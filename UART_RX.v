==> flow/design.v <==
`timescale 1ns/10ps
module UART_RECEIVER
  #(parameter CLKS_PER_BIT = 217)
  (
   input        clk,
   input        i_Serial,
   output       o_DV,
    output [7:0] o_Byte_parellel
   );
  parameter IDLE         = 3'b000;
  parameter RX_START_BIT = 3'b001;
  parameter RX_DATA_BITS = 3'b010;
  parameter RX_TERMINATE_BITS = 3'b011;
  parameter cleanup = 3'b100;
  reg[2:0] DATABIT_INDEX = 0;
  reg[2:0] RX_MAIN = 3'b000;
  reg[7:0] clock_count = 0;
  reg[7:0] r_Byte_parallel = 0;
  reg r_DV = 0;
  always@ (posedge clk)
    begin
      case(RX_MAIN)
          IDLE: begin
            r_DV <= 1'b0;
            clock_count <= 0;
            DATABIT_INDEX <= 0;
            if(i_Serial == 1'b0)
              begin 
                RX_MAIN <= RX_START_BIT;
              end
            else
              begin
              RX_MAIN <= IDLE;
              end
          end
          RX_START_BIT:
          begin
            if(clock_count == CLKS_PER_BIT+1/2)
              begin
                if(i_Serial == 1'b0)
                  RX_MAIN <= RX_DATA_BITS;
                else
                  RX_MAIN <= IDLE;
              end
            else
              begin
                clock_count <= clock_count + 1;
                RX_MAIN <= RX_START_BIT;
                end
            end
          RX_DATA_BITS:
          begin
            if(clock_count < 217)
              begin
                clock_count <= clock_count+1;
                RX_MAIN <= RX_DATA_BITS;
              end
            else
              begin
                r_Byte_parallel[DATABIT_INDEX] <= i_Serial;
                clock_count <= 0;
                if(DATABIT_INDEX < 7)
                  begin
                    DATABIT_INDEX <= DATABIT_INDEX + 1;
                    RX_MAIN <= RX_DATA_BITS;
                  end
                else
                  begin
                    clock_count <= 0;
                    RX_MAIN <= RX_TERMINATE_BITS;
                  end
              end
              end
            RX_TERMINATE_BITS:
            begin
              if(clock_count < 217)
                begin
                  clock_count <= clock_count + 1;
                  RX_MAIN <= RX_TERMINATE_BITS;
                end
              else
                begin
                  r_DV = 1'b1;
                  clock_count <= 0;
                  RX_MAIN <= cleanup;
                end
            end
            cleanup:
            begin
              RX_MAIN <= IDLE;
              r_DV <= 1'b0;
            end
            default:
            RX_MAIN <= IDLE;
            endcase
          end
          assign o_DV = r_DV;
          assign o_Byte_parellel = r_Byte_parellel;
          endmodule
* From RTL to reports: UART_RECEIVER
Tool output for the design above, in the order of the flow.
Lines are those of the file above, counted from 1.
Library cell names are shortened.
The mark n/a stands for no value.
- Top module :: UART_RECEIVER
- Clock input :: clk
- Standard-cell library :: sky130hd
- Timing corner :: tt_025C_1v80

* Word-level counts
Counts by Yosys on the flattened word-level netlist (proc, flatten, opt, wreduce; memories kept). Register bits leave out memories and registers merged into their read ports (data or address). Print and check cells are left out. Cells with the same type and inputs are merged into one.
- Add/subtract/negate cells :: 2
- Order comparisons :: 2
- Equal/unequal tests :: 9
- Multiplexer cells :: 15
- Reduce/logical cells :: 9
** Operator list (count)
- 8-bit parallel mux with 3-bit select :: 1
- 8-bit 2-to-1 mux :: 2
- 3-bit parallel mux with 4-bit select :: 1
- 3-bit 2-to-1 mux :: 3
- 2-bit != test (second input constant) :: 4
- 8-bit by 1-bit adder with 8-bit output (second input constant) :: 1
- 8-bit < comparator (second input constant) :: 1
- 8-bit equality test (second input constant) :: 1
- 3-bit by 2-bit equality test with 1-bit output (second input constant) :: 2
- 3-bit parallel mux with 2-bit select :: 1
- 2-bit AND reduction :: 2
- 2-bit nonzero test :: 2
- 2-bit OR reduction :: 2
- 4-bit nonzero test :: 1
- 2-bit 2-to-1 mux :: 2
- 1-bit 2-to-1 mux :: 4
- 3-bit by 1-bit adder with 3-bit output (second input constant) :: 1
- 3-bit by 1-bit equality test with 1-bit output (second input constant) :: 1
- 3-bit < comparator (second input constant) :: 1
- 3-bit equality test (second input constant) :: 1
- 3-bit logical NOT :: 1
- 3-bit AND reduction :: 1
- 1-bit parallel mux with 2-bit select :: 1
- Register bits after elaboration :: 15
- Input bits :: 2
- Output and inout port bits :: 9

* Longest topological paths
Longest topological path by Yosys (ltp), each cell counted once; first at word level (registers and memories cut), then after technology mapping (sequential cells cut; the memories' decode and read muxes count).
- Word-level depth :: 4
- ABC_AREA :: 0
- Gate-level depth with buffers :: 6

* After synthesis
Yosys stat after the flow's synthesis: flattened, memories mapped to cells. It holds for the ABC_AREA given above (unset counts as 0); a run with the other value may have another netlist.
** Cell types (count)
- edfxtp_1 :: 12
- buf_4 :: 8
- dfxtp_1 :: 3
- nor2_1 :: 15
- ha_1 :: 4
- nand3_1 :: 7
- xnor2_1 :: 4
- inv_1 :: 7
- xor2_1 :: 3
- o311ai_2 :: 1
- a211oi_1 :: 2
- nand2b_1 :: 2
- nand2_1 :: 3
- or4_4 :: 1
- o2111ai_1 :: 1
- or3b_1 :: 1
- a21o_1 :: 1
- and3_2 :: 1
Other cell types: 9; their cells: 9.
- Cell count :: 85
- Chip area (Yosys) :: 860.8 um^2
- Area of sequential cells :: 420.4 um^2
- Flip-flops :: 15

* Timing after synthesis
Source: OpenSTA report_checks on the synthesized netlist (no wires, ideal clock, input and output delay 20% of the period each), path of least setup slack; recovery checks are left aside. Register names are those of the netlist, which keeps one name where synthesis merged equal registers.
- Path type :: register to register
- From :: reg clock_count[0]
- To :: reg DATABIT_INDEX[0]
- Period :: 3530 ps
- Library setup time :: 354 ps
- Launch time at the first pin :: 0 ps
- Arrival time :: 1601 ps
- Data required time :: 3176 ps
- Path slack :: 1574 ps
- Path delay :: 1955 ps
- Driving pins on the path :: 7
- Buffers on the path :: 0
- Synthesis period reached :: 1956 ps
"path delay" = arrival - input delay + setup time.
"driving pins on the path" counts driving pins, that of a launching flip-flop among them; a cell with two outputs on the path counts twice.
"synthesis period reached" is the clock period less the worst setup slack; recovery checks do not enter. This is arithmetic on one report: input and output delays are still those of the set period (20% each).
The rows between start and end are the longest chain of elaborated cells between them; the timing report does not say that the signal goes this way. Where chains are equally long, one stands for them.
Each line given opens the expression or statement behind the cell; cells for indexed reads and writes are added by Yosys, which also makes memories of some case tables.
At most two assigning lines are given for a register; there are more.
Only ways into the end's enable, where the timed path ends, are counted here.
- Cells stage by stage :: edfxtp_1 > inv_1 > ha_1 > nand2b_1 > a31oi_1 > or3b_1 > a211oi_1
- Cells in the longest elaborated chain :: 3
** RTL lines, path after synthesis
- from (decl) :: RTL line 17 : reg[7:0] clock_count = 0;
- from (assign) :: RTL line 47 : clock_count <= clock_count + 1;
- from (assign) :: RTL line 55 : clock_count <= clock_count+1;
- 8-bit < comparator :: RTL line 53 : if(clock_count < 217)
- 2-bit != test
- 3-bit AND reduction
- to (assign) :: RTL line 26 : DATABIT_INDEX <= 0;
- to (assign) :: RTL line 64 : DATABIT_INDEX <= DATABIT_INDEX + 1;
- to (decl) :: RTL line 15 : reg[2:0] DATABIT_INDEX = 0;

* Worst path after layout
Path of least setup slack in the final report of stored run 1 (OpenROAD, finished layout, wires in). Where an end is a register, its clock arrival counts in the times.
The report prints the path's times to 10 ps; the period is as set.
- Path type :: register to register
- From :: reg clock_count[1]
- To :: reg DATABIT_INDEX[2]
- Period :: 1180 ps
- Library setup time :: 300 ps
- Launch time at the first pin :: 280 ps
- Arrival time :: 1720 ps
- Data required time :: 1170 ps
- Path slack :: -560 ps
- Driving pins on the path :: 7
- Buffers on the path :: 0
The rows between start and end are the longest chain of elaborated cells between them; the timing report does not say that the signal goes this way. Where chains are equally long, one stands for them.
At most two assigning lines are given for a register; there are more.
Only ways into the end's enable, where the timed path ends, are counted here.
- Cells stage by stage :: edfxtp_1 > inv_2 > ha_4 > nand2b_4 > a31oi_4 > or3b_4 > a211oi_4
- Cells in the longest elaborated chain :: 3
** RTL lines, path post-layout
- from (decl) :: RTL line 17 : reg[7:0] clock_count = 0;
- from (assign) :: RTL line 47 : clock_count <= clock_count + 1;
- from (assign) :: RTL line 55 : clock_count <= clock_count+1;
- 8-bit < comparator :: RTL line 53 : if(clock_count < 217)
- 2-bit != test
- 3-bit AND reduction
- to (assign) :: RTL line 26 : DATABIT_INDEX <= 0;
- to (assign) :: RTL line 64 : DATABIT_INDEX <= DATABIT_INDEX + 1;
- to (decl) :: RTL line 15 : reg[2:0] DATABIT_INDEX = 0;

Add stored flow runs of UART_RECEIVER

UART_RECEIVER through Yosys and OpenROAD on sky130hd: 2 stored runs, unordered, with their settings and measured results. The constraints put input and output delay at 20% of the set period each and load the outputs with 0.01 pF.
"achieved clock period" means the clock period less the worst setup slack. The figure is calculated, with input and output delays left at 20% of the set period.
"worst setup path time": the worst setup path's part of the clock period (all of it between registers, 20% less for each end at a port) less its slack. A launch clock that arrives late makes it longer, a capture clock that arrives late makes it shorter.
"overall power": no workload was simulated; the value follows from the tool's default switching activity.
"worst setup path time" is known to 10 ps.

* Stored run 1
** Files
==> flow/run.sh <==
#!/bin/bash
# the make line also repeats the synthesis and layout settings of config.mk as NAME=value (left out here)
make -C /OpenROAD-flow-scripts/flow DESIGN_CONFIG=/design/flow/config.mk WORK_HOME=/design/flow/orfs CLKGATE_MAP_FILE= finish
==> flow/config.mk <==
export PLATFORM = sky130hd
export DESIGN_NAME = UART_RECEIVER
export DESIGN_NICKNAME = UART_RECEIVER
export VERILOG_FILES = /design/flow/design.v
export SDC_FILE = /design/flow/constraint.sdc
export NUM_CORES = 4
export LEC_CHECK = 0
export CAP_MARGIN = 20
export CELL_PAD_IN_SITES_DETAIL_PLACEMENT = 1
export CELL_PAD_IN_SITES_GLOBAL_PLACEMENT = 3
export CORE_ASPECT_RATIO = 1.22
export CORE_MARGIN = 2
export CORE_UTILIZATION = 34
export CTS_CLUSTER_SIZE = 93
export GPL_ROUTABILITY_DRIVEN = 1
export GPL_TIMING_DRIVEN = 0
export HOLD_SLACK_MARGIN = 0.2
export SETUP_SLACK_MARGIN = -0.07
export SLEW_MARGIN = 10
==> flow/constraint.sdc <==
create_clock -name core_clock -period 1.18 [get_ports {clk}]
set_input_delay 0.2360 -clock core_clock [delete_from_list [all_inputs] [get_ports {clk}]]
set_output_delay 0.2360 -clock core_clock [all_outputs]
set_load 0.01 [all_outputs]
** Results
- Worst setup path time :: 1740 ps
- Critical path type :: register to register
- Lowest setup slack :: -555 ps
- Utilization after layout :: 0.47
- Area inside the die boundary :: 2952.2 um^2
- Overall power :: 0.9050 mW
- Achieved clock period :: 1735 ps
- Post-synthesis cell area :: 860.8 um^2
- Standard-cell area after routing :: 1153.6 um^2
- Final setup TNS :: -10918 ps
- Smallest hold slack :: 546 ps

* Stored run 2
** Files
==> flow/run.sh <==
#!/bin/bash
# the make line also repeats the synthesis and layout settings of config.mk as NAME=value (left out here)
make -C /OpenROAD-flow-scripts/flow DESIGN_CONFIG=/design/flow/config.mk WORK_HOME=/design/flow/orfs CLKGATE_MAP_FILE= finish
==> flow/config.mk <==
export PLATFORM = sky130hd
export DESIGN_NAME = UART_RECEIVER
export DESIGN_NICKNAME = UART_RECEIVER
export VERILOG_FILES = /design/flow/design.v
export SDC_FILE = /design/flow/constraint.sdc
export NUM_CORES = 4
export LEC_CHECK = 0
export CAP_MARGIN = 20
export CORE_MARGIN = 7
export CORE_UTILIZATION = 48
export MAX_ROUTING_LAYER = met5
export PLACE_DENSITY_LB_ADDON = 0.03
export SETUP_SLACK_MARGIN = 0.36
export SLEW_MARGIN = 20
export TNS_END_PERCENT = 15
==> flow/constraint.sdc <==
create_clock -name core_clock -period 1.79 [get_ports {clk}]
set_input_delay 0.3580 -clock core_clock [delete_from_list [all_inputs] [get_ports {clk}]]
set_output_delay 0.3580 -clock core_clock [all_outputs]
set_load 0.01 [all_outputs]
** Results
- Worst setup path time :: 1760 ps
- Critical path type :: register to register
- Lowest setup slack :: 26 ps
- Utilization after layout :: 0.634
- Area inside the die boundary :: 3175.3 um^2
- Overall power :: 0.5744 mW
- Achieved clock period :: 1764 ps
- Post-synthesis cell area :: 860.8 um^2
- Standard-cell area after routing :: 1082.3 um^2
- Final setup TNS :: 0 ps
- Smallest hold slack :: 562 ps
